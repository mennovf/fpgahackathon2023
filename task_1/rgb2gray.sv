==> flow/design.v <==
module rgb2gray(i_clk, i_rst, i_enb, i_RGB, o_gray, o_valid);
  localparam INPUT_LENGTH = 243;
	input i_clk;
	input i_rst;
	input i_enb;
	input [7:0] i_RGB;
	output [7:0] o_gray;
	output o_valid;
	reg [31:0] result;
	reg [7:0] index;
   reg [7:0] ps[INPUT_LENGTH];
	reg [7:0] r_gray;
	reg [22:0] r;
	reg [22:0] g;
	reg [22:0] b;
	reg r_valid;
	wire [7:0] inr;
	wire [7:0] ing;
	wire [7:0] inb;
  typedef enum {s_RECEIVING, s_PROCESSING} dir_state;
  dir_state state = s_RECEIVING;
   always @(posedge i_clk) begin
      if (i_rst) begin
         index <= 0;
         state <= s_RECEIVING;
         r_valid <= 1'b0;
      end
		else begin
			r_valid <= 1'b0;
        case (state)
          s_RECEIVING: begin
				 r_valid <= 1'b0;
             if (i_enb) begin
                ps[index][7:0] <= i_RGB;
                if (index == INPUT_LENGTH - 1) begin
                   index <= 0;
                   state <= s_PROCESSING;
					 end
                else begin
                  index <= index + 1'b1;
                end
             end
          end
          s_PROCESSING: begin
				r = inr * 22'd1225;
				g = ing * 22'd2404;
				b = inb * 22'd467;
				r_gray <= (22'd2048 + r + g + b) >> 12;
				r_valid <= 1'b1;
				if (index == INPUT_LENGTH-3) begin
					state <= s_RECEIVING;
					index <= 0;
				end else begin
					index <= index + 3;
				end
          end
        endcase
      end
   end  
	assign inr = ps[index+0];
	assign ing = ps[index+1];
	assign inb = ps[index+2];
	assign o_gray = r_gray;
	assign o_valid = r_valid;
endmodule 
**Tool chain data of rgb2gray**

Tool output for the design above, in the order of the flow.
Lines are those of the file above, counted from 1.
Not given: n/a

- Top: rgb2gray
- Clock input: i_clk
- Cell library: sky130hd
- Timing corner: tt_025C_1v80

**Elaborated design**

Counts by Yosys on the flattened word-level netlist (proc, flatten, opt, wreduce; memories kept). Print and check cells are left out.
Memory sizes are those after Yosys's memory passes, which may raise the word count (mostly to a power of two), join words into wider ones and drop unused or constant bits.

- Register bits after elaboration: 49
- RAM bits: 1944
- Word width x clocked read ports: 8
- Memory cells: 1
- Input bits: 11
- Output and inout bits: 9
- Word-level cells: 47

- Add/sub/neg operators: 7
- Multiply operators: 3
- Eq/ne operators: 6
- Multiplexer cells: 20
- Bitwise logic cells: 1
- Reductions and logical operators: 5

Memory list:

| memory | words | width | rd ports | write ports | RTL line | text |
|---|---|---|---|---|---|---|
| ps | 243 | 8 | 3 | 1 | 11 | `reg [7:0] ps[INPUT_LENGTH];` |

Operators by type and width:

| operator | number |
|---|---|
| multiplier 8 x 11 -> 19 bit with constant B | 1 |
| multiplier 8 x 10 -> 18 bit with constant B | 1 |
| multiplier 8 x 9 -> 17 bit with constant B | 1 |
| two-way mux 32 bit | 3 |
| two-way mux 8 bit | 11 |
| parallel mux 32 bit (select 2 bit) | 1 |
| equality test 32 x 1 -> 1 bit with constant B | 1 |
| logical NOT 32 bit | 1 |
| adder 12 x 19 -> 20 bit with constant A | 1 |
| adder 20 x 17 -> 20 bit | 1 |
| adder 20 bit | 1 |
| adder 8 x 1 -> 8 bit with constant B | 2 |
| adder 8 x 2 -> 8 bit with constant B | 2 |
| equality test 8 bit with constant B | 2 |
| parallel mux 8 bit (select 2 bit) | 1 |
| != test 2 bit with constant B | 3 |
| AND reduction 2 bit | 2 |
| AND reduction 4 bit | 1 |
| two-way mux 1 bit | 4 |
| nonzero test 2 bit | 1 |
| inverter 1 bit | 1 |

**Depth**

Depth = most cells in a row (Yosys ltp): at word level without a register or memory, in the mapped netlist without a sequential cell, where the memories' decode and read muxes count.

- Depth in word-level cells: 6
- ABC_AREA: 1
- Mapped depth: 50
- Gate-level depth less buffers: 42

**Mapped cells and area**

Source: synth_stat.txt of the flow (Yosys; design flattened, memories mapped). It holds for the ABC_AREA given above (unset counts as 0); a run with the other value may have another netlist.
Totals and module areas in this step are rounded.

- Cells in the netlist: 13875
- Synthesis area: 0.12 mm^2
- Sequential area: 0.059 mm^2
- Flip-flop cells: 1970
- Buffer cells: 1309

Cells by type:

| cell | number | area in all (um^2) |
|---|---|---|
| sky130_fd_sc_hd__edfxtp_1 | 1952 | 5.86E+04 |
| sky130_fd_sc_hd__o21ai_0 | 2284 | 1.14E+04 |
| sky130_fd_sc_hd__nor2_1 | 1885 | 7.08E+03 |
| sky130_fd_sc_hd__a21oi_1 | 1279 | 6.4E+03 |
| sky130_fd_sc_hd__nand2_1 | 1498 | 5.62E+03 |
| sky130_fd_sc_hd__nand3_1 | 988 | 4.94E+03 |
| sky130_fd_sc_hd__buf_2 | 647 | 3.24E+03 |
| sky130_fd_sc_hd__inv_1 | 632 | 2.37E+03 |
| sky130_fd_sc_hd__o22ai_1 | 375 | 2346 |
| sky130_fd_sc_hd__a211oi_1 | 246 | 1.85E+03 |
| sky130_fd_sc_hd__clkbuf_1 | 492 | 1.85E+03 |
| sky130_fd_sc_hd__o221ai_1 | 210 | 1.84E+03 |
| sky130_fd_sc_hd__ha_1 | 135 | 1689.12 |
| sky130_fd_sc_hd__fa_1 | 81 | 1.62E+03 |
| sky130_fd_sc_hd__a221oi_1 | 155 | 1.36E+03 |
| sky130_fd_sc_hd__o211ai_1 | 167 | 1.25E+03 |
| sky130_fd_sc_hd__nor3_1 | 187 | 935.898 |
| sky130_fd_sc_hd__buf_4 | 73 | 548.026 |

Other cell types: 39; their cells: 589.

**Worst setup path after synthesis**

Path of least setup slack by OpenSTA after synthesis, without wires, with an ideal clock, recovery checks aside; 20% of the period is set as input and as output delay. Where synthesis merged equal registers, the netlist keeps one of their names.

- Kind: reg2reg
- From: register index[1]
- To: register r_gray[6]
- Clock period: 11.4 ns
- Setup time: 0.252 ns
- Launch time at the first pin: 0.000 ns
- Arrival: 8.682 ns
- Data required time: 11.148 ns
- Slack: 2.465 ns
- Delay of the path: 8.934 ns
- Stages on the path: 45
- Buffers on the path: 9
- Synthesis period reached: 8.935 ns

"delay of the path" is the arrival time less input delay plus setup time.
"stages on the path" counts driving pins, that of a launching flip-flop among them; a cell with two outputs on the path counts twice.
"synthesis period reached" is the clock period less the worst setup slack; recovery checks do not enter. This is arithmetic on one report: input and output delays are still those of the set period (20% each).
Between the ends stands the longest chain of elaborated cells between them, by number of cells; it is not shown to be the way that was timed. Of several equally long chains one is given.
Each line given opens the expression or statement behind the cell; cells for indexed reads and writes are added by Yosys, which also makes memories of some case tables.
The chain passes a memory read, where the word-level depth is cut; so it can be longer than that depth.
A register here has more assigning lines than the two given.

- Path through: sky130_fd_sc_hd__dfxtp_1 sky130_fd_sc_hd__inv_2 sky130_fd_sc_hd__buf_6 sky130_fd_sc_hd__buf_6 sky130_fd_sc_hd__buf_2 sky130_fd_sc_hd__buf_2 sky130_fd_sc_hd__buf_2 sky130_fd_sc_hd__ha_1 sky130_fd_sc_hd__buf_2 sky130_fd_sc_hd__buf_4 sky130_fd_sc_hd__clkbuf_1 sky130_fd_sc_hd__clkbuf_1 sky130_fd_sc_hd__o21ai_0 sky130_fd_sc_hd__o21ai_0 sky130_fd_sc_hd__nor2_1 sky130_fd_sc_hd__o22ai_1 sky130_fd_sc_hd__nor2_1 sky130_fd_sc_hd__o221ai_1 [... 9 more ...] sky130_fd_sc_hd__inv_1 sky130_fd_sc_hd__xor2_1 sky130_fd_sc_hd__inv_1 sky130_fd_sc_hd__ha_1 sky130_fd_sc_hd__fa_1 sky130_fd_sc_hd__inv_1 sky130_fd_sc_hd__fa_1 sky130_fd_sc_hd__fa_1 sky130_fd_sc_hd__inv_1 sky130_fd_sc_hd__ha_1 sky130_fd_sc_hd__a21oi_1 sky130_fd_sc_hd__o21ai_0 sky130_fd_sc_hd__inv_1 sky130_fd_sc_hd__nor2_1 sky130_fd_sc_hd__a2111oi_0 sky130_fd_sc_hd__nand2_1 sky130_fd_sc_hd__nand2_1 sky130_fd_sc_hd__nand2_1
- Cells in the longest elaborated chain: 5
- Elaborated cells on any way between the ends: 7
- Source lines of those cells: 6
- Those cells by class: add/sub (4); mul (2); memory (1)

Ends and longest elaborated chain, after synthesis:

| what | RTL line | text |
|---|---|---|
| start, declared | 10 | `reg [7:0] index;` |
| start, assigned | 40 | `index <= index + 1'b1;` |
| start, assigned | 54 | `index <= index + 3;` |
| adder 8 x 1 -> 8 bit | 61 | `assign ing = ps[index+1];` |
| memory read (243 x 8 bit) | 11 | `reg [7:0] ps[INPUT_LENGTH];` |
| multiplier 8 x 10 -> 18 bit | 46 | `g = ing * 22'd2404;` |
| adder 20 bit | 48 | `r_gray <= (22'd2048 + r + g + b) >> 12;` |
| adder 20 x 17 -> 20 bit | 48 |  |
| end, assigned | 48 |  |
| end, declared | 12 | `reg [7:0] r_gray;` |

**Worst path after layout**

From the final timing report of job 1: the path of least setup slack in the routed layout; clock arrival at registers is part of the times.

- Kind: reg2reg
- From: register index[0]
- To: register r_gray[6]
- Clock period: 22.3 ns
- Setup time: 0.24 ns
- Launch time at the first pin: 0.98 ns
- Arrival: 13.06 ns
- Data required time: 23.03 ns
- Slack: 9.97 ns
- Stages on the path: 42
- Buffers on the path: 3

Between the ends stands the longest chain of elaborated cells between them, by number of cells; it is not shown to be the way that was timed. Of several equally long chains one is given.
The chain passes a memory read, where the word-level depth is cut; so it can be longer than that depth.
A register here has more assigning lines than the two given.

- Path through: sky130_fd_sc_hd__dfxtp_4 sky130_fd_sc_hd__inv_8 sky130_fd_sc_hd__ha_4 sky130_fd_sc_hd__inv_8 sky130_fd_sc_hd__buf_4 sky130_fd_sc_hd__buf_4 sky130_fd_sc_hd__buf_4 sky130_fd_sc_hd__o21ai_0 sky130_fd_sc_hd__o22ai_1 sky130_fd_sc_hd__o21ai_0 sky130_fd_sc_hd__o22ai_1 sky130_fd_sc_hd__o21ai_0 sky130_fd_sc_hd__o22ai_1 sky130_fd_sc_hd__o211ai_1 sky130_fd_sc_hd__nand2_1 sky130_fd_sc_hd__ha_1 sky130_fd_sc_hd__ha_1 sky130_fd_sc_hd__fa_1 [... 6 more ...] sky130_fd_sc_hd__nor2_1 sky130_fd_sc_hd__nor2_1 sky130_fd_sc_hd__xor2_1 sky130_fd_sc_hd__inv_1 sky130_fd_sc_hd__fa_1 sky130_fd_sc_hd__inv_1 sky130_fd_sc_hd__fa_1 sky130_fd_sc_hd__fa_1 sky130_fd_sc_hd__inv_1 sky130_fd_sc_hd__ha_1 sky130_fd_sc_hd__a21oi_1 sky130_fd_sc_hd__o21ai_0 sky130_fd_sc_hd__inv_1 sky130_fd_sc_hd__nor2_1 sky130_fd_sc_hd__a2111oi_0 sky130_fd_sc_hd__nand2_1 sky130_fd_sc_hd__nand2_1 sky130_fd_sc_hd__nand2_1
- Cells in the longest elaborated chain: 5
- Elaborated cells on any way between the ends: 7
- Source lines of those cells: 6
- Those cells by class: add/sub (4); mul (2); memory (1)

Ends and longest elaborated chain, post-layout:

| what | RTL line | text |
|---|---|---|
| start, declared | 10 | `reg [7:0] index;` |
| start, assigned | 40 | `index <= index + 1'b1;` |
| start, assigned | 54 | `index <= index + 3;` |
| adder 8 x 1 -> 8 bit | 61 | `assign ing = ps[index+1];` |
| memory read (243 x 8 bit) | 11 | `reg [7:0] ps[INPUT_LENGTH];` |
| multiplier 8 x 10 -> 18 bit | 46 | `g = ing * 22'd2404;` |
| adder 20 bit | 48 | `r_gray <= (22'd2048 + r + g + b) >> 12;` |
| adder 20 x 17 -> 20 bit | 48 |  |
| end, assigned | 48 |  |
| end, declared | 12 | `reg [7:0] r_gray;` |

Ticket comment

Stored flow runs of rgb2gray (2 of them; Yosys, OpenROAD, sky130hd). They differ in their settings and are not a sequence. Constraints: input delay and output delay 20% of the set period each, output load 0.01 pF.
By "period reached" is meant the clock period of the run minus its worst setup slack. This is arithmetic on one report: input and output delays are still those of the set period (20% each).
"total power after layout" rests on the timing tool's default activity at the inputs, not on a simulated workload.
Measured values are rounded.
Settings: - = not set for that run.

| setting or result | job 1 | job 2 |
|---|---|---|
| period_ns | 22.3 | 23.0 |
| CORE_UTILIZATION | 17 | 52 |
| SETUP_SLACK_MARGIN | 5.0 | - |
| PLACE_DENSITY_LB_ADDON | 0.28 | - |
| HOLD_SLACK_MARGIN | 0.03 | - |
| TNS_END_PERCENT | 25 | 70 |
| ABC_AREA | 1 | - |
| GPL_TIMING_DRIVEN | 1 | 1 |
| CAP_MARGIN | 5 | 20 |
| SLEW_MARGIN | 30 | 20 |
| CORE_MARGIN | 2 | 2 |
| CORE_ASPECT_RATIO | - | 0.86 |
| die size (mm^2) | 0.71 | 0.219 |
| standard-cell area after layout (mm^2) | 0.137 | 0.122 |
| period reached (ns) | 12.333 | 12.796 |
| utilization after routing (%) | 19.5 | 57.2 |
| total power after layout (W) | 0.015 | 0.0124 |
| setup slack of the critical path (ns) | 9.97 | 10.2 |
| synthesis area (mm^2) | 0.12 | 0.112 |
| final setup TNS (ns) | 0.000 | 0.000 |
