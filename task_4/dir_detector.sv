==> flow/design.v <==
module dir_detector(i_clk, i_rst, i_enb, o_dir, i_data, o_valid);
localparam ALEN = 240;
localparam C = 9'd437;
	input i_clk;
	input i_rst;
	input i_enb;
	input signed [7:0] i_data;
   output [2:0] o_dir;
   output o_valid;
wire signed [7:0] w_vx;
wire signed [7:0] w_vy;
reg signed [16:0] w_vx2;
reg signed [16:0] w_vy2;
reg signed [17:0] w_vxy2;
reg signed [26:0] w_cvxy2;
reg signed [26:0] w_svx2;
reg signed [26:0] w_svy2;
reg signed [7:0] ps[ALEN];
reg [7:0] index;
reg r_ovalid;
reg [2:0] r_dout;
typedef enum {s_RECEIVING, s_PROCESSING0, s_PROCESSING1} dir_state;
dir_state 					           state          = s_RECEIVING;
always @(posedge i_clk) begin
	if (i_rst) begin
		state <= s_RECEIVING;
		index <= 0;
		r_ovalid <= 1'b0;
	end else begin
		case (state)
			s_RECEIVING: begin
				r_ovalid <= 1'b0;
				if (i_enb) begin
					ps[index] <= i_data;
					if (index == ALEN - 1) begin
						index <= 0;
						state <= s_PROCESSING0;
					end else
						index <= index + 1'b1;
				end
			end
			s_PROCESSING0: begin
				w_vx2 = w_vx * w_vx;
				w_vy2 = w_vy * w_vy;
				w_vxy2 <= w_vx2 + w_vy2;
				state <= s_PROCESSING1;
				r_ovalid <= 1'b0;
			end
			s_PROCESSING1: begin
				w_cvxy2 = C * w_vxy2;
				w_svx2 = w_vx2 << 9;
				w_svy2 = w_vy2 << 9;
				if (w_svy2 >= w_cvxy2)
					r_dout <= 3'b010;
				else if (w_svx2 >= w_cvxy2)
					r_dout <= 3'b001;
				else if (w_vx[7] ^ w_vy[7])
					r_dout <= 3'b011;
				else
					r_dout <= 3'b100;
				r_ovalid <= 1'b1;
				if (index == ALEN - 2) begin
					state <= s_RECEIVING;
					index <= 0;
				end else	begin
					index <= index + 2'b10;
					state <= s_PROCESSING0;
				end
			end
		endcase
	end
end
assign w_vx = ps[index];
assign w_vy = ps[index+1];
assign o_dir = r_dout;
assign o_valid = r_ovalid;
endmodule 
Reports on dir_detector --
The steps from the RTL of dir_detector to its reports follow in flow order. Lines are those of the file above, counted from 1. Operators: Yosys type, input widths -> output width; for muxes data width and select width s. Library cell names are shortened. The mark - stands for no value.
Inputs: top dir_detector, clock i_clk, library sky130hd, corner tt_025C_1v80

After elaboration --
Source: Yosys, flattened and elaborated, memories not mapped. Widths are those after wreduce. Print and check cells do not count. Memory sizes are those after Yosys's memory passes, which may raise the word count (mostly to a power of two), join words into wider ones and drop unused or constant bits.
Word-level totals: register bits 94, memory bits (writable) 1920, word width x clocked read ports 8, memories 1, input bits 11, output and inout bits 4, word-level cells 58
Memories:
- ps | words 240, bits a word 8, read ports 2, wr ports 1, RTL line 18 | reg signed [7:0] ps[ALEN];
Operators by class: add/sub/neg operators 4, multiply operators 3, magnitude comparators 2, equal/unequal tests 6, mux-type cells 22, bitwise gates (word level) 2, reduce/logical cells 10
Operators with widths (number):
- $mul 8x8->16 | 2
- $mul 9x18->27 const A | 1
- $pmux 32 s3 | 1
- $mux 8 | 11
- $mux 32 | 2
- $ge 25x27->1 | 2
- $eq 32x1->1 const B | 1
- $eq 32x2->1 const B | 1
- $logic_not 32->1 | 1
- $add 16x16->17 | 1
- $add 8x1->8 const B | 2
- $eq 8x8->1 const B | 2
- $pmux 8 s2 | 1
- $add 8x2->8 const B | 1
- $reduce_and 2->1 | 3
- $ne 2x2->1 const B | 2
- $reduce_bool 2->1 | 2
- $reduce_or 2->1 | 2
- $mux 1 | 4
- $reduce_and 3->1 | 1
- $reduce_bool 3->1 | 1
- $mux 3 | 1
- $pmux 1 s2 | 1
- $mux 2 | 1
- $xor 1x1->1 | 1
- $not 1->1 | 1

Longest topological paths --
Yosys ltp: most cells in a row. Word level: on the elaborated netlist, between registers, memories and ports. Mapped: between sequential cells and ports; inverters and the memories' decode and read muxes count.
Depth: word-level depth 6, ABC_AREA 0, depth in mapped cells 38, depth with buffers taken out 34

Netlist --
Source: synth_stat.txt of the flow (Yosys; design flattened, memories mapped). It holds for the ABC_AREA given above (unset counts as 0); a run with the other value may have another netlist.
Synthesis totals: cell count 5391, synthesis area 100970.6 sq um, sequential part of the area 59537.1 sq um, flip-flop cells 1989, buffers 359
Cells by type:
- edfxtp_1 | number 1970, area in all 5.92E+04 sq um
- mux4_2 | number 1135, area in all 2.56E+04 sq um
- fa_1 | number 146, area in all 2.92E+03 sq um
- ha_1 | number 183, area in all 2.29E+03 sq um
- nor2_1 | number 329, area in all 1.23E+03 sq um
- nand2_1 | number 262, area in all 983.443 sq um
- inv_1 | number 253, area in all 949.661 sq um
- mux2i_1 | number 67, area in all 670.643 sq um
- buf_4 | number 82, area in all 615.59 sq um
- buf_2 | number 121, area in all 605.581 sq um
- xnor2_1 | number 55, area in all 481.712 sq um
- dfxtp_1 | number 19, area in all 380.365 sq um
- buf_6 | number 33, area in all 371.606 sq um
- clkbuf_1 | number 95, area in all 356.592 sq um
- a21oi_1 | number 70, area in all 350.336 sq um
- nand3_1 | number 52, area in all 260.25 sq um
- a21o_1 | number 33, area in all 247.738 sq um
- xor2_1 | number 27, area in all 236.477 sq um
Not listed: further types 58, cells in them 459.

Timing after synthesis --
Path of least setup slack by OpenSTA after synthesis, without wires, with an ideal clock, recovery checks aside; 20% of the period is set as input and as output delay. Where synthesis merged equal registers, the netlist keeps one of their names.
Path post-synthesis: path type register -> register, from reg index[0], to reg w_vxy2[15], clock period 7520 ps, setup time 258 ps, launch time at the first pin 0 ps, arrival 7636 ps, required time 7262 ps, slack -373 ps, delay of the path 7894 ps, driving pins on the path 34, buffers on the path 4, period reached after synthesis 7893 ps
"delay of the path" = arrival - input delay + setup time. "driving pins on the path": output pins that drive a net of the path, with the launching flip-flop's if there is one; two outputs of one cell count as two. "period reached after synthesis" = period - worst setup slack (recovery checks aside). The figure is calculated, with input and output delays left at 20% of the set period. The rows between start and end are the longest chain of elaborated cells between them; the timing report does not say that the signal goes this way. Where chains are equally long, one stands for them. Each line given opens the expression or statement behind the cell; cells for indexed reads and writes are added by Yosys, which also makes memories of some case tables. A memory read counts as a cell of the chain, while the word-level depth stops at memories. At most two assigning lines are given for a register; there are more.
On the way, post-synthesis: cell sequence dfxtp_1 > buf_4 > inv_1 > ha_1 > buf_4 > clkbuf_1 > clkbuf_1 > mux4_2 > mux4_2 > a211oi_1 > a211oi_1 > a311oi_1 > a31oi_2 > and2_1 > ha_1 > inv_1 > fa_1 > fa_1 > inv_1 > fa_1 > ha_1 > a21o_1 > a21oi_1 > o21bai_1 > a21oi_1 > o21bai_1 > a21oi_1 > xnor2_1 > ha_1 > nor3_1 > o211ai_1 > a31o_2 > a21oi_1 > xnor2_1, cells in the longest elaborated chain 4, elaborated cells between the ends (all ways) 4, source lines of those cells 4, those cells by class add/sub: 2; mul: 1; memory: 1
Ends and longest elaborated chain, post-synthesis:
- from (decl) | RTL line 19 | reg [7:0] index;
- from (assign) | RTL line 39 | index <= index + 1'b1;
- from (assign) | RTL line 66 | index <= index + 2'b10;
- $add 8x1->8 | RTL line 74 | assign w_vy = ps[index+1];
- $mem_v2 240x8 | RTL line 18 | reg signed [7:0] ps[ALEN];
- $mul 8x8->16 | RTL line 44 | w_vy2 = w_vy * w_vy;
- $add 16x16->17 | RTL line 45 | w_vxy2 <= w_vx2 + w_vy2;
- to (assign) | RTL line 45
- to (decl) | RTL line 14 | reg signed [17:0] w_vxy2;

Timing after layout --
From the final timing report of run 1: the path of least setup slack in the routed layout; clock arrival at registers is part of the times. The report prints the path's times to 10 ps; the period is as set.
Path after layout: path type register -> register, from reg index[0], to reg w_vxy2[15], clock period 6680 ps, setup time 240 ps, launch time at the first pin 890 ps, arrival 8460 ps, required time 7310 ps, slack -1150 ps, driving pins on the path 29, buffers on the path 3
The rows between start and end are the longest chain of elaborated cells between them; the timing report does not say that the signal goes this way. Where chains are equally long, one stands for them. A memory read counts as a cell of the chain, while the word-level depth stops at memories. At most two assigning lines are given for a register; there are more.
On the way, after layout: cell sequence dfxtp_4 > inv_4 > ha_4 > buf_12 > buf_16 > mux4_2 > mux4_2 > mux4_2 > a211oi_4 > a31o_4 > buf_4 > nor2b_2 > fa_1 > fa_1 > fa_1 > fa_1 > ha_4 > inv_1 > o21bai_1 > a21oi_2 > o21bai_1 > a21oi_2 > xnor2_2 > ha_4 > nor2_4 > nor2_2 > a31o_2 > a21oi_2 > xnor2_1, cells in the longest elaborated chain 4, elaborated cells between the ends (all ways) 4, source lines of those cells 4, those cells by class add/sub: 2; mul: 1; memory: 1
Ends and longest elaborated chain, after layout:
- from (decl) | RTL line 19 | reg [7:0] index;
- from (assign) | RTL line 39 | index <= index + 1'b1;
- from (assign) | RTL line 66 | index <= index + 2'b10;
- $add 8x1->8 | RTL line 74 | assign w_vy = ps[index+1];
- $mem_v2 240x8 | RTL line 18 | reg signed [7:0] ps[ALEN];
- $mul 8x8->16 | RTL line 44 | w_vy2 = w_vy * w_vy;
- $add 16x16->17 | RTL line 45 | w_vxy2 <= w_vx2 + w_vy2;
- to (assign) | RTL line 45
- to (decl) | RTL line 14 | reg signed [17:0] w_vxy2;

# Flow runs of dir_detector

Settings and measured results of 2 stored flow runs for module dir_detector (sky130hd), not sorted in any way. The constraints put input and output delay at 20% of the set period each and load the outputs with 0.01 pF.
"period reached": clock period set for the run, less the worst setup slack. It is reckoned from that one timing run; input and output delays stay at 20% of the period that was set.
"allowed time less slack (worst setup path)" = time allowed to the worst setup path (clock period - input delay - output delay, where it has them) - its slack; a late launch clock adds to it, a late capture clock takes from it.
"total power after layout" is the tool's figure for a default switching activity; nothing was simulated.
"allowed time less slack (worst setup path)" is given in steps of 10 ps.

[run 1] flow files
==> flow/run.sh <==
#!/bin/bash
# the make line also repeats the synthesis and layout settings of config.mk as NAME=value (left out here)
make -C /OpenROAD-flow-scripts/flow DESIGN_CONFIG=/design/flow/config.mk WORK_HOME=/design/flow/orfs CLKGATE_MAP_FILE= finish
==> flow/config.mk <==
export PLATFORM = sky130hd
export DESIGN_NAME = dir_detector
export DESIGN_NICKNAME = dir_detector
export VERILOG_FILES = /design/flow/design.v
export SDC_FILE = /design/flow/constraint.sdc
export NUM_CORES = 4
export LEC_CHECK = 0
export CAP_MARGIN = 20
export CORE_MARGIN = 2
export CORE_UTILIZATION = 40
export SLEW_MARGIN = 20
==> flow/constraint.sdc <==
create_clock -name core_clock -period 6.68 [get_ports {i_clk}]
set_input_delay 1.3360 -clock core_clock [delete_from_list [all_inputs] [get_ports {i_clk}]]
set_output_delay 1.3360 -clock core_clock [all_outputs]
set_load 0.01 [all_outputs]

[run 1] result: period reached 7827 ps; allowed time less slack (worst setup path) 7830 ps; kind of the worst setup path register -> register; worst-case hold slack 558 ps; full die area 256461.0 sq um; total power after layout 55.139 mW; standard-cell area after routing 124798.0 sq um; smallest setup slack -1147 ps; utilization of the finished layout 49.7 %; synthesis area 100970.6 sq um; setup TNS -12524 ps

[run 2] flow files
==> flow/run.sh <==
#!/bin/bash
# the make line also repeats the synthesis and layout settings of config.mk as NAME=value (left out here)
make -C /OpenROAD-flow-scripts/flow DESIGN_CONFIG=/design/flow/config.mk WORK_HOME=/design/flow/orfs CLKGATE_MAP_FILE= finish
==> flow/config.mk <==
export PLATFORM = sky130hd
export DESIGN_NAME = dir_detector
export DESIGN_NICKNAME = dir_detector
export VERILOG_FILES = /design/flow/design.v
export SDC_FILE = /design/flow/constraint.sdc
export NUM_CORES = 4
export LEC_CHECK = 0
export CAP_MARGIN = 20
export CORE_MARGIN = 2
export CORE_UTILIZATION = 47
export GPL_ROUTABILITY_DRIVEN = 1
export GPL_TIMING_DRIVEN = 0
export MAX_ROUTING_LAYER = met4
export PLACE_DENSITY_LB_ADDON = 0.12
export SETUP_SLACK_MARGIN = -0.12
export SLEW_MARGIN = 20
==> flow/constraint.sdc <==
create_clock -name core_clock -period 13.5 [get_ports {i_clk}]
set_input_delay 2.7000 -clock core_clock [delete_from_list [all_inputs] [get_ports {i_clk}]]
set_output_delay 2.7000 -clock core_clock [all_outputs]
set_load 0.01 [all_outputs]

[run 2] result: period reached 12577 ps; allowed time less slack (worst setup path) 12580 ps; kind of the worst setup path register -> register; worst-case hold slack 457 ps; full die area 218556.0 sq um; total power after layout 20.903 mW; standard-cell area after routing 115318.0 sq um; smallest setup slack 923 ps; utilization of the finished layout 53.9 %; synthesis area 100970.6 sq um; setup TNS 0 ps
