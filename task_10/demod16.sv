==> flow/design.v <==
module demod16(i_clk, i_data, i_rst, i_enb, o_data, o_valid);
localparam ALEN = 256;
	input i_clk;
	input [7:0] i_data;
	input i_rst;
	input i_enb;
	output [7:0] o_data;
	output o_valid;
wire signed [7:0] wi0;
wire signed [7:0] wq0;
wire signed [7:0] wi1;
wire signed [7:0] wq1;
reg r_ovalid;
reg [7:0] r_odata;
reg signed [7:0] ps[ALEN];
reg [7:0] index = 0;
reg signed [1:0] bi0;
reg signed [1:0] bq0;
reg signed [1:0] bi1;
reg signed [1:0] bq1;
reg [7:0] counter;
reg signed [31:0] num[4];
reg signed [31:0] denom[4];
wire signed [31:0] result[4];
typedef enum {s_RECEIVING, s_QAM, s_QAMW} qam_state;
qam_state 					           state          = s_RECEIVING;
always @(posedge i_clk) begin
	if (i_rst) begin
		state <= s_RECEIVING;
		index <= 0;
		r_ovalid <= 1'b0;
	end else begin
		r_ovalid <= 1'b0;
		case (state)
			s_RECEIVING: begin
				r_ovalid <= 1'b0;
				if (i_enb) begin
					ps[index] <= i_data;
					if (index == ALEN - 1) begin
						index <= 0;
						state <= s_QAM;
					end else
						index <= index + 1'b1;
				end
			end
			s_QAM: begin
				if (wq0 < -84)
					bq0 = 2'b11;
				else if (wq0 < 0)
					bq0 = 2'b10;
				else if (wq0 < 85)
					bq0 = 2'b01;
				else
					bq0 = 2'b00;
				if (wi0 < -84)
					bi0 = 2'b00;
				else if (wi0 < 0)
					bi0 = 2'b01;
				else if (wi0 < 85)
					bi0 = 2'b10;
				else
					bi0 = 2'b11;
				if (wq1 < -84)
					bq1 = 2'b11;
				else if (wq1 < 0)
					bq1 = 2'b10;
				else if (wq1 < 85)
					bq1 = 2'b01;
				else
					bq1 = 2'b00;
				if (wi1 < -84)
					bi1 = 2'b00;
				else if (wi1 < 0)
					bi1 = 2'b01;
				else if (wi1 < 85)
					bi1 = 2'b10;
				else
					bi1 = 2'b11;
				r_ovalid <= 1'b1;
				r_odata <= {bi1, bq1, bi0, bq0};
				if (index == ALEN - 4) begin
					state <= s_RECEIVING;
					index <= 0;
				end else begin
					index <= index + 4;
					state <= s_QAM;
				end
			end
		endcase
	end
end
	assign wi0 = ps[index];
	assign wq0 = ps[index + 1];
	assign wi1 = ps[index + 2];
	assign wq1 = ps[index + 3];
	assign o_data = r_odata;
	assign o_valid = r_ovalid;
endmodule
* Reports on demod16
Tool output for the design above, in the order of the flow.
Line numbers count from 1 in the design file above.
Cell names lack the library's common part.
A cell with -- has no value.
- Top :: demod16
- Clock input :: i_clk
- Cell library :: sky130hd
- Library corner :: tt_025C_1v80

* Word-level counts
Source: Yosys, flattened and elaborated, memories not mapped. Widths are those after wreduce. Registers that Yosys merges into a memory's read port (data or address) are not register bits. Print and check cells do not count.
Yosys's memory passes give these memory sizes; they may raise the number of words (mostly to a power of two), join words into wider ones and drop unused or constant bits.
- Bits in registers :: 49
- Bits in latches :: 0
- RAM bits :: 2048
- ROM bits :: 0
- Word width x clocked read ports :: 0
- Memories :: 1
- Output and inout port bits :: 9
- Elaborated cells :: 70
- Add/sub/neg operators :: 5
- Multiply operators :: 0
- Div/mod/pow operators :: 0
- Magnitude comparators :: 12
- Equality and inequality tests :: 5
- Shifts and indexed selects :: 0
- Mux-type cells :: 26
- Bitwise logic cells :: 1
- Reductions and logical operators :: 9
** Memory list
- ps :: words 256, width 8, rd ports 4, write ports 1, RTL line 15 : reg signed [7:0] ps[ALEN];
** Operators by type and width (count)
- 8-bit two-way mux :: 9
- 8-bit < comparator with constant B :: 8
- 32-bit case mux with 2-bit select :: 1
- 32-bit two-way mux :: 2
- 32-bit by 1-bit == test with 1-bit output with constant B :: 1
- 32-bit zero test :: 1
- 8-bit by 1-bit < comparator with 1-bit output with constant B :: 4
- 8-bit by 1-bit adder with 8-bit output with constant B :: 2
- 8-bit by 2-bit adder with 8-bit output with constant B :: 2
- 8-bit == test with constant B :: 2
- 8-bit case mux with 2-bit select :: 1
- 1-bit two-way mux :: 13
- 2-bit OR reduction :: 4
- 8-bit by 3-bit adder with 8-bit output with constant B :: 1
- 2-bit inequality test with constant B :: 2
- 2-bit AND reduction :: 2
- 3-bit AND reduction :: 1
- 2-bit nonzero test :: 1
- 1-bit inverter :: 1

* Longest topological paths
Yosys ltp: most cells in a row. Word level: on the elaborated netlist, between registers, memories and ports. Mapped: between sequential cells and ports; inverters and the memories' decode and read muxes count.
- Word-level depth :: 4
- ABC_AREA :: 0
- Depth in mapped cells :: 29
- Depth with buffers taken out :: 16

* Mapped cells and area
Yosys stat after the flow's synthesis: flattened, memories mapped to cells. It holds for the ABC_AREA given above (unset counts as 0); a run with the other value may have another netlist.
- Cell count :: 7504
- Cell area after synthesis :: 125123.8 um^2
- Sequential part of the area :: 61939.4 um^2
- Mapped flip-flops :: 2066
- Buffers :: 704
** Cell types
- edfxtp_1 :: count 2056, area in all 6.17E+04 um^2
- mux4_2 :: count 2001, area in all 4.51E+04 um^2
- nand2_1 :: count 801, area in all 3.01E+03 um^2
- nor2_1 :: count 579, area in all 2.17E+03 um^2
- buf_2 :: count 282, area in all 1.41E+03 um^2
- mux2i_1 :: count 129, area in all 1.29E+03 um^2
- nand3_1 :: count 200, area in all 1000.96 um^2
- buf_4 :: count 121, area in all 908.371 um^2
- a21oi_1 :: count 147, area in all 735.706 um^2
- clkbuf_1 :: count 187, area in all 701.923 um^2
- nand4_1 :: count 103, area in all 644.368 um^2
- nor3_1 :: count 109, area in all 545.523 um^2
- buf_6 :: count 48, area in all 540.518 um^2
- a211oi_1 :: count 59, area in all 442.925 um^2
- a31oi_1 :: count 62, area in all 387.872 um^2
- a22oi_1 :: count 50, area in all 375.36 um^2
- a32oi_1 :: count 41, area in all 359.094 um^2
- o21ai_0 :: count 70, area in all 350.336 um^2
Not listed: further types 60, cells in them 459.

* Worst setup path after synthesis
Path of least setup slack by OpenSTA after synthesis, without wires, with an ideal clock, recovery checks aside; 20% of the period is set as input and as output delay. Where synthesis merged equal registers, the netlist keeps one of their names.
- Kind :: reg-to-reg
- Start :: register index[1]
- End :: register r_odata[4]
- Clock period :: 5370 ps
- Setup time :: 256 ps
- Time at the first pin :: 0 ps
- Arrival :: 5431 ps
- Slack :: -316 ps
- Delay of the path :: 5687 ps
- Stages :: 24
- Path buffers :: 10
- Synthesis period reached :: 5686 ps
"delay of the path" = arrival - input delay + setup time.
"stages" counts driving pins, that of a launching flip-flop among them; a cell with two outputs on the path counts twice.
"synthesis period reached" is the clock period less the worst setup slack; recovery checks do not enter. This is arithmetic on one report: input and output delays are still those of the set period (20% each).
Between the ends stands the longest chain of elaborated cells between them, by number of cells; it is not shown to be the way that was timed. Of several equally long chains one is given.
A line is the first line of the expression or statement that the cell stems from. Yosys adds cells for indexed reads and writes and turns some case tables into memories.
A memory read counts as a cell of the chain, while the word-level depth stops at memories.
At most two assigning lines are given for a register; there are more.
- Cell sequence :: dfxtp_1 > buf_2 > buf_4 > buf_4 > buf_4 > inv_1 > clkbuf_1 > clkbuf_1 > ha_1 > buf_2 > buf_2 > buf_1 > clkbuf_1 > mux4_2 > mux4_2 > mux4_2 > a22oi_1 > nand2_1 > a21oi_1 > nor2_1 > o21ai_1 > ha_1 > o21bai_1 > a41o_1
- Cells in the longest elaborated chain :: 5
- Elaborated cells between the ends (all ways) :: 7
- RTL lines with such cells :: 5
- Classes of those cells :: add/sub: 1; compare: 3; mux: 2; memory: 1
** Ends and longest elaborated chain, post-synthesis
- from (decl) :: RTL line 16 : reg [7:0] index = 0;
- from (assign) :: RTL line 43 : index <= index + 1'b1;
- from (assign) :: RTL line 85 : index <= index + 4;
- 8-bit by 2-bit adder with 8-bit output :: RTL line 95 : assign wq1 = ps[index + 3];
- memory 256 x 8 bit :: RTL line 15 : reg signed [7:0] ps[ALEN];
- 8-bit < comparator :: RTL line 67 : else if (wq1 < 85)
- 1-bit two-way mux :: RTL line 67
- 1-bit two-way mux :: RTL line 65 : else if (wq1 < 0)
- to (assign) :: RTL line 80 : r_odata <= {bi1, bq1, bi0, bq0};
- to (decl) :: RTL line 14 : reg [7:0] r_odata;

* Timing after layout
From the final timing report of job 1: the path of least setup slack in the routed layout; clock arrival at registers is part of the times.
The path's times are printed in steps of 10 ps; the period is the one set.
- Kind :: reg-to-reg
- Start :: register index[0]
- End :: register r_odata[0]
- Clock period :: 4490 ps
- Setup time :: 250 ps
- Time at the first pin :: 960 ps
- Arrival :: 5310 ps
- Slack :: -60 ps
- Stages :: 16
- Path buffers :: 2
Between the ends stands the longest chain of elaborated cells between them, by number of cells; it is not shown to be the way that was timed. Of several equally long chains one is given.
A memory read counts as a cell of the chain, while the word-level depth stops at memories.
At most two assigning lines are given for a register; there are more.
- Cell sequence :: dfxtp_4 > ha_1 > buf_12 > a21bo_2 > nand2_4 > buf_12 > mux4_2 > nand2_1 > nand4_1 > and3_1 > or3_1 > o21ai_2 > ha_4 > inv_1 > and2_1 > a31oi_1
- Cells in the longest elaborated chain :: 5
- Elaborated cells between the ends (all ways) :: 7
- RTL lines with such cells :: 5
- Classes of those cells :: add/sub: 1; compare: 3; mux: 2; memory: 1
** Ends and longest elaborated chain, after layout
- from (decl) :: RTL line 16 : reg [7:0] index = 0;
- from (assign) :: RTL line 43 : index <= index + 1'b1;
- from (assign) :: RTL line 85 : index <= index + 4;
- 8-bit by 1-bit adder with 8-bit output :: RTL line 93 : assign wq0 = ps[index + 1];
- memory 256 x 8 bit :: RTL line 15 : reg signed [7:0] ps[ALEN];
- 8-bit < comparator :: RTL line 51 : else if (wq0 < 85)
- 1-bit two-way mux :: RTL line 51
- 1-bit two-way mux :: RTL line 49 : else if (wq0 < 0)
- to (assign) :: RTL line 80 : r_odata <= {bi1, bq1, bi0, bq0};
- to (decl) :: RTL line 14 : reg [7:0] r_odata;

Subject: flow runs of demod16

Hi,

Design demod16 on sky130hd. What follows are 2 stored runs of the flow, each under its own settings; their order means nothing. The constraints put input and output delay at 20% of the set period each and load the outputs with 0.01 pF.
"period achieved" is the run's clock period less its worst setup slack. It is reckoned from that one timing run; input and output delays stay at 20% of the period that was set.
"time used up by the worst setup path" = time allowed to the worst setup path (clock period - input delay - output delay, where it has them) - its slack; a late launch clock adds to it, a late capture clock takes from it.
"power" rests on the timing tool's default activity at the inputs, not on a simulated workload.
"time used up by the worst setup path" is known to 10 ps.

* Job 1
** Files
==> flow/run.sh <==
#!/bin/bash
# the make line also repeats the synthesis and layout settings of config.mk as NAME=value (left out here)
make -C /OpenROAD-flow-scripts/flow DESIGN_CONFIG=/design/flow/config.mk WORK_HOME=/design/flow/orfs CLKGATE_MAP_FILE= finish
==> flow/config.mk <==
export PLATFORM = sky130hd
export DESIGN_NAME = demod16
export DESIGN_NICKNAME = demod16
export VERILOG_FILES = /design/flow/design.v
export SDC_FILE = /design/flow/constraint.sdc
export NUM_CORES = 4
export LEC_CHECK = 0
export CAP_MARGIN = 20
export CORE_MARGIN = 2
export CORE_UTILIZATION = 36
export CTS_CLUSTER_DIAMETER = 257
export PLACE_DENSITY_LB_ADDON = 0.15
export SETUP_SLACK_MARGIN = 0.19
export SLEW_MARGIN = 20
==> flow/constraint.sdc <==
create_clock -name core_clock -period 4.49 [get_ports {i_clk}]
set_input_delay 0.8980 -clock core_clock [delete_from_list [all_inputs] [get_ports {i_clk}]]
set_output_delay 0.8980 -clock core_clock [all_outputs]
set_load 0.01 [all_outputs]
** Results
- Power :: 51042 µW
- Period achieved :: 4545 ps
- Setup slack of the worst path :: -55 ps
- Total die area :: 352296.0 um^2
- Time used up by the worst setup path :: 4550 ps
- Class of the worst setup path :: reg-to-reg
- Worst hold slack in the final report :: 291 ps
- Final design utilization :: 43.4 %
- Area of the synthesized netlist :: 125123.8 um^2
- Standard-cell area after routing :: 150272.0 um^2
- Total negative slack :: -70 ps

* Job 2
** Files
==> flow/run.sh <==
#!/bin/bash
# the make line also repeats the synthesis and layout settings of config.mk as NAME=value (left out here)
make -C /OpenROAD-flow-scripts/flow DESIGN_CONFIG=/design/flow/config.mk WORK_HOME=/design/flow/orfs CLKGATE_MAP_FILE= finish
==> flow/config.mk <==
export PLATFORM = sky130hd
export DESIGN_NAME = demod16
export DESIGN_NICKNAME = demod16
export VERILOG_FILES = /design/flow/design.v
export SDC_FILE = /design/flow/constraint.sdc
export NUM_CORES = 4
export LEC_CHECK = 0
export CAP_MARGIN = 20
export CORE_MARGIN = 2
export CORE_UTILIZATION = 32
export SLEW_MARGIN = 20
==> flow/constraint.sdc <==
create_clock -name core_clock -period 6.64 [get_ports {i_clk}]
set_input_delay 1.3280 -clock core_clock [delete_from_list [all_inputs] [get_ports {i_clk}]]
set_output_delay 1.3280 -clock core_clock [all_outputs]
set_load 0.01 [all_outputs]
** Results
- Standard-cell area after routing :: 141447.0 um^2
- Time used up by the worst setup path :: 6040 ps
- Class of the worst setup path :: reg-to-reg
- Final design utilization :: 36.4 %
- Period achieved :: 6039 ps
- Worst hold slack in the final report :: 684 ps
- Power :: 33355 µW
- Area of the synthesized netlist :: 125123.8 um^2
- Total negative slack :: 0 ps
- Setup slack of the worst path :: 601 ps
- Total die area :: 396031.0 um^2

Regards
